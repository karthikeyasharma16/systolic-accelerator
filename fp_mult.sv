==> flow/design.v <==
`timescale 1ns/1ps
module fp_mult (
    input logic clk,
    input logic rst,
    input logic en,
    input logic [31:0] a,
    input logic [31:0] b,
    output logic [31:0] result,  
    output logic ready
);
    logic [2:0] counter;
    logic sign_a_s1, sign_b_s1;
    logic [7:0] exp_a_s1, exp_b_s1;
    logic [23:0] mantissa_a_s1, mantissa_b_s1;
    logic [47:0] mantissa_r_s2;
    logic [7:0] exp_r_s2;
    logic sign_s2;
    logic [23:0] mantissa_r_s3;
    logic [7:0] exp_r_s3;
    logic sign_s3;
    always@(posedge clk or negedge rst) begin
        if (!rst) begin
            sign_a_s1 <= 0;
            sign_b_s1 <= 0;
            exp_a_s1 <= 8'b0;
            exp_b_s1 <= 8'b0;
            mantissa_a_s1 <= 24'b0;
            mantissa_b_s1 <= 24'b0;
            counter <= 0;
        end
        else begin
            if (en) begin
                sign_a_s1 <= a[31];
                sign_b_s1 <= b[31];
                exp_a_s1 <= a[30:23];
                exp_b_s1 <= b[30:23];
                mantissa_a_s1 <= {1'b1, a[22:0]};
                mantissa_b_s1 <= {1'b1, b[22:0]};
            end
            if (counter <= 3'b011) begin
                counter <= counter + 1;
            end 
            else begin
                counter <= 0;
            end
        end
    end
    always@(posedge clk or negedge rst) begin
        if (!rst) begin
            mantissa_r_s2 <= 48'b0;
            exp_r_s2 <= 8'b0;
            sign_s2 <= 0;
        end
        else begin
            if ((exp_a_s1 == 8'b0 && mantissa_a_s1[22:0] == 23'b0) || exp_b_s1 == 8'b0 && mantissa_b_s1[22:0] == 23'b0) begin
                mantissa_r_s2 <= 0;
                exp_r_s2 <= 0;
                sign_s2 <= 0; 
            end
            else begin
                mantissa_r_s2 <= mantissa_a_s1 * mantissa_b_s1;
                exp_r_s2 <= exp_a_s1 + exp_b_s1 - 127;
                sign_s2 <= sign_a_s1 ^ sign_b_s1;
            end
        end
    end
    always @(posedge clk or negedge rst) begin
        if (!rst) begin
            mantissa_r_s3 <= 0;
            exp_r_s3 <= 0;
            sign_s3 <= 0;
        end
        else begin
            if (mantissa_r_s2[47] == 1'b1) begin
                mantissa_r_s3 <= mantissa_r_s2[46:24];
                exp_r_s3 <= exp_r_s2 + 1;
                sign_s3 <= sign_s2;
            end
            else begin
                mantissa_r_s3 <= mantissa_r_s2[45:23];
                exp_r_s3 <= exp_r_s2;
                sign_s3 <= sign_s2;
            end
        end
    end
    always @(posedge clk or negedge rst) begin
        if (!rst) begin
            result <= 32'b0;
            ready <= 1;
        end
        else begin
            if (counter == 3'b011) begin
                if (exp_r_s3 >= 8'hFF) begin
                    result <= {sign_s3, 8'hFF, 23'b0};
                    ready <= 1;
                end
                else if (exp_r_s3 <= 8'h00) begin
                    result <= {sign_s3, 8'h00, 23'b0};
                    ready <= 1;
                end
                else begin
                    result <= {sign_s3, exp_r_s3[7:0], mantissa_r_s3[22:0]};
                    ready <= 1;
                end    
            end
            else begin
               ready <= 0; 
            end
        end
    end
endmodule
* Tool chain data of fp_mult
Tool output for the design above, in the order of the flow. Lines are those of the file above, counted from 1. Cell names lack the library's common part. A cell with n/a has no value.
Set-up: top module fp_mult, clock input clk, cell library sky130hd, library corner tt_025C_1v80

* After elaboration
Yosys after proc, flatten, opt, wreduce and memory -nomap, before mapping. Enables and synchronous resets that opt folds into registers are not counted as muxes. Memory bits, and registers merged into a memory's read port (data or address), are not among the register bits. Print and check cells are not counted. Equal cells are merged and count once.
Operators by class: $add $sub $neg 4, $mul 1, order comparisons 3, equality and inequality tests 1, mux-type cells 9, bitwise logic cells 1, reduce/logical cells 7
Operators with widths (count):
- 24-bit by 24-bit multiplier with 48-bit output | 1
- 31-bit 2-to-1 mux | 2
- 48-bit 2-to-1 mux | 1
- 23-bit zero test | 2
- 23-bit 2-to-1 mux | 1
- 8-bit zero test | 2
- 8-bit 2-to-1 mux | 2
- 8-bit by 1-bit adder with 8-bit output (second input constant) | 1
- 8-bit by 1-bit <= comparator with 1-bit output (second input constant) | 1
- 8-bit by 7-bit subtractor with 8-bit output (second input constant) | 1
- 8-bit adder | 1
- 8-bit >= comparator (second input constant) | 1
- 3-bit by 1-bit adder with 3-bit output (second input constant) | 1
- 3-bit by 2-bit <= comparator with 1-bit output (second input constant) | 1
- 3-bit by 2-bit == test with 1-bit output (second input constant) | 1
- 3-bit 2-to-1 mux | 1
- 1-bit logical AND | 2
- 1-bit 2-to-1 mux | 2
- 1-bit XOR | 1
- 1-bit logical OR | 1
Word-level totals: register bits 191, word-level cells 41

* Logic depth
Longest topological path by Yosys (ltp), each cell counted once; first at word level (registers and memories cut), then after technology mapping (sequential cells cut; the memories' decode and read muxes count).
Logic depth: word-level depth 4, ABC_AREA 0, depth in mapped cells 26, gate-level depth less buffers 24

* Mapped cells and area
Yosys stat after the flow's synthesis: flattened, memories mapped to cells. It holds for the ABC_AREA given above (unset counts as 0); a run with the other value may have another netlist. The area totals of this step are shown rounded.
Synthesis totals: cell count 2640, cell area after synthesis 25250 um^2, sequential area 4180 um^2, flip-flop cells 167, buffer cells 131
Cell types (count):
- fa_1 | 482
- dfrtp_1 | 166
- ha_1 | 186
- inv_1 | 593
- and2_1 | 279
- nand2_1 | 357
- mux2_2 | 95
- clkbuf_1 | 123
- a21oi_1 | 58
- o21ai_0 | 55
- xnor2_1 | 24
- a21o_1 | 24
- nor2_1 | 37
- nand4_1 | 20
- nor4_1 | 16
- a211oi_1 | 11
- o21bai_1 | 9
- nor3_1 | 13
Other cell types: 41; their cells: 92.

* Timing after synthesis
OpenSTA on the mapped netlist: ideal clock, no wires. The path of least setup slack (recovery checks aside). Input and output delay are each 20% of the period. Register names are those of the netlist, which keeps one name where synthesis merged equal registers.
Timing path post-synthesis: path kind register to register, start reg mantissa_b_s1[3], end reg mantissa_r_s2[44], period 7.59 ns, launch time at the first pin 0.000 ns, arrival 6.437 ns, slack 1.013 ns, path delay 6.577 ns, stages 27, synthesis period reached 6.577 ns
"path delay" is the arrival time less input delay plus setup time. "stages" counts driving pins, that of a launching flip-flop among them; a cell with two outputs on the path counts twice. "synthesis period reached" = period - worst setup slack (recovery checks aside). The figure is calculated, with input and output delays left at 20% of the set period. The rows between start and end are the longest chain of elaborated cells between them; the timing report does not say that the signal goes this way. Where chains are equally long, one stands for them. Each line given opens the expression or statement behind the cell; cells for indexed reads and writes are added by Yosys, which also makes memories of some case tables. A register here has more assigning lines than the two given.
On the way, post-synthesis: cell sequence dfrtp_1 > clkbuf_1 > clkbuf_1 > nand2_1 > fa_1 > inv_1 > fa_1 > inv_1 > fa_1 > inv_1 > fa_1 > inv_1 > fa_1 > inv_1 > fa_1 > inv_1 > fa_1 > inv_1 > ha_1 > and4_1 > nand3_1 > or4_1 > a21oi_2 > o31ai_2 > a211oi_1 > o21a_1 > nor3_1, length of the longest elaborated chain 4, elaborated cells on any way between the ends 5, source lines of those cells 2, those cells by class mul (1); mux (1); reduce/logical (3)
RTL lines, path post-synthesis:
- start: declaration | line 14 | logic [23:0] mantissa_a_s1, mantissa_b_s1;
- start: assignment | line 28 | mantissa_b_s1 <= 24'b0;
- start: assignment | line 38 | mantissa_b_s1 <= {1'b1, b[22:0]};
- 23-bit zero test | line 55 | if ((exp_a_s1 == 8'b0 && mantissa_a_s1[22:0] == 23'b0) || exp_b_s1 == 8'b0 && mantissa_b_s1[22:0] == 23'b0) be ...
- 1-bit logical AND | line 55
- 1-bit logical OR | line 55
- 48-bit 2-to-1 mux | line 55
- end: assignment | line 56 | mantissa_r_s2 <= 0;
- end: assignment | line 61 | mantissa_r_s2 <= mantissa_a_s1 * mantissa_b_s1;
- end: declaration | line 15 | logic [47:0] mantissa_r_s2;

* Path in the finished layout
Path of least setup slack in the final report of record 2 (OpenROAD, finished layout, wires in). Where an end is a register, its clock arrival counts in the times.
Timing path after layout: path kind register to register, start reg mantissa_a_s1[19], end reg mantissa_r_s2[44], period 4.45 ns, launch time at the first pin 0.49 ns, arrival 7.12 ns, slack -2.32 ns, stages 23
The rows between start and end are the longest chain of elaborated cells between them; the timing report does not say that the signal goes this way. Where chains are equally long, one stands for them. A register here has more assigning lines than the two given.
On the way, after layout: cell sequence dfrtp_1 > buf_6 > buf_6 > and2_4 > fa_1 > fa_1 > inv_2 > fa_1 > inv_2 > fa_1 > fa_1 > fa_1 > inv_2 > fa_2 > inv_2 > ha_4 > nand4_1 > or4_4 > a21oi_4 > o31ai_4 > a211oi_2 > o21a_1 > nor3_1, length of the longest elaborated chain 4, elaborated cells on any way between the ends 5, source lines of those cells 2, those cells by class mul (1); mux (1); reduce/logical (3)
RTL lines, path after layout:
- start: declaration | line 14 | logic [23:0] mantissa_a_s1, mantissa_b_s1;
- start: assignment | line 27 | mantissa_a_s1 <= 24'b0;
- start: assignment | line 37 | mantissa_a_s1 <= {1'b1, a[22:0]};
- 23-bit zero test | line 55 | if ((exp_a_s1 == 8'b0 && mantissa_a_s1[22:0] == 23'b0) || exp_b_s1 == 8'b0 && mantissa_b_s1[22:0] == 23'b0) be ...
- 1-bit logical AND | line 55
- 1-bit logical OR | line 55
- 48-bit 2-to-1 mux | line 55
- end: assignment | line 56 | mantissa_r_s2 <= 0;
- end: assignment | line 61 | mantissa_r_s2 <= mantissa_a_s1 * mantissa_b_s1;
- end: declaration | line 15 | logic [47:0] mantissa_r_s2;

Flow measurements of fp_mult on sky130hd: 2 stored runs with different settings, listed in no order. Input and output delays are each 20% of the period that was set; the output load is 0.01 pF.
"period reached" is the run's clock period less its worst setup slack. It is reckoned from that one timing run; input and output delays stay at 20% of the period that was set.
Results are given in rounded form.

* Record 1 | settings: period_ns 12.2; CORE_UTILIZATION 59; SETUP_SLACK_MARGIN 0.86; PLACE_DENSITY 0.86; CORE_ASPECT_RATIO 0.77; CORE_MARGIN 6; CELL_PAD_IN_SITES_GLOBAL_PLACEMENT 3; CAP_MARGIN 5; SLEW_MARGIN 20 | did not finish, placement stopped with GPL-0301
* Record 2 | settings: period_ns 4.45; CORE_UTILIZATION 31; PLACE_DENSITY_LB_ADDON 0.13; CORE_ASPECT_RATIO 1.42; CORE_MARGIN 3; GPL_ROUTABILITY_DRIVEN 1; CTS_CLUSTER_SIZE 59; CAP_MARGIN 30; MIN_ROUTING_LAYER met2; MAX_ROUTING_LAYER met5; SLEW_MARGIN 20 | results: lowest hold slack 0.351 ns; synthesized cell area 25250 um^2; worst setup slack after layout -2.324 ns; die footprint 84960 um^2; period reached 6.774 ns; standard-cell area of the final layout 32170 um^2
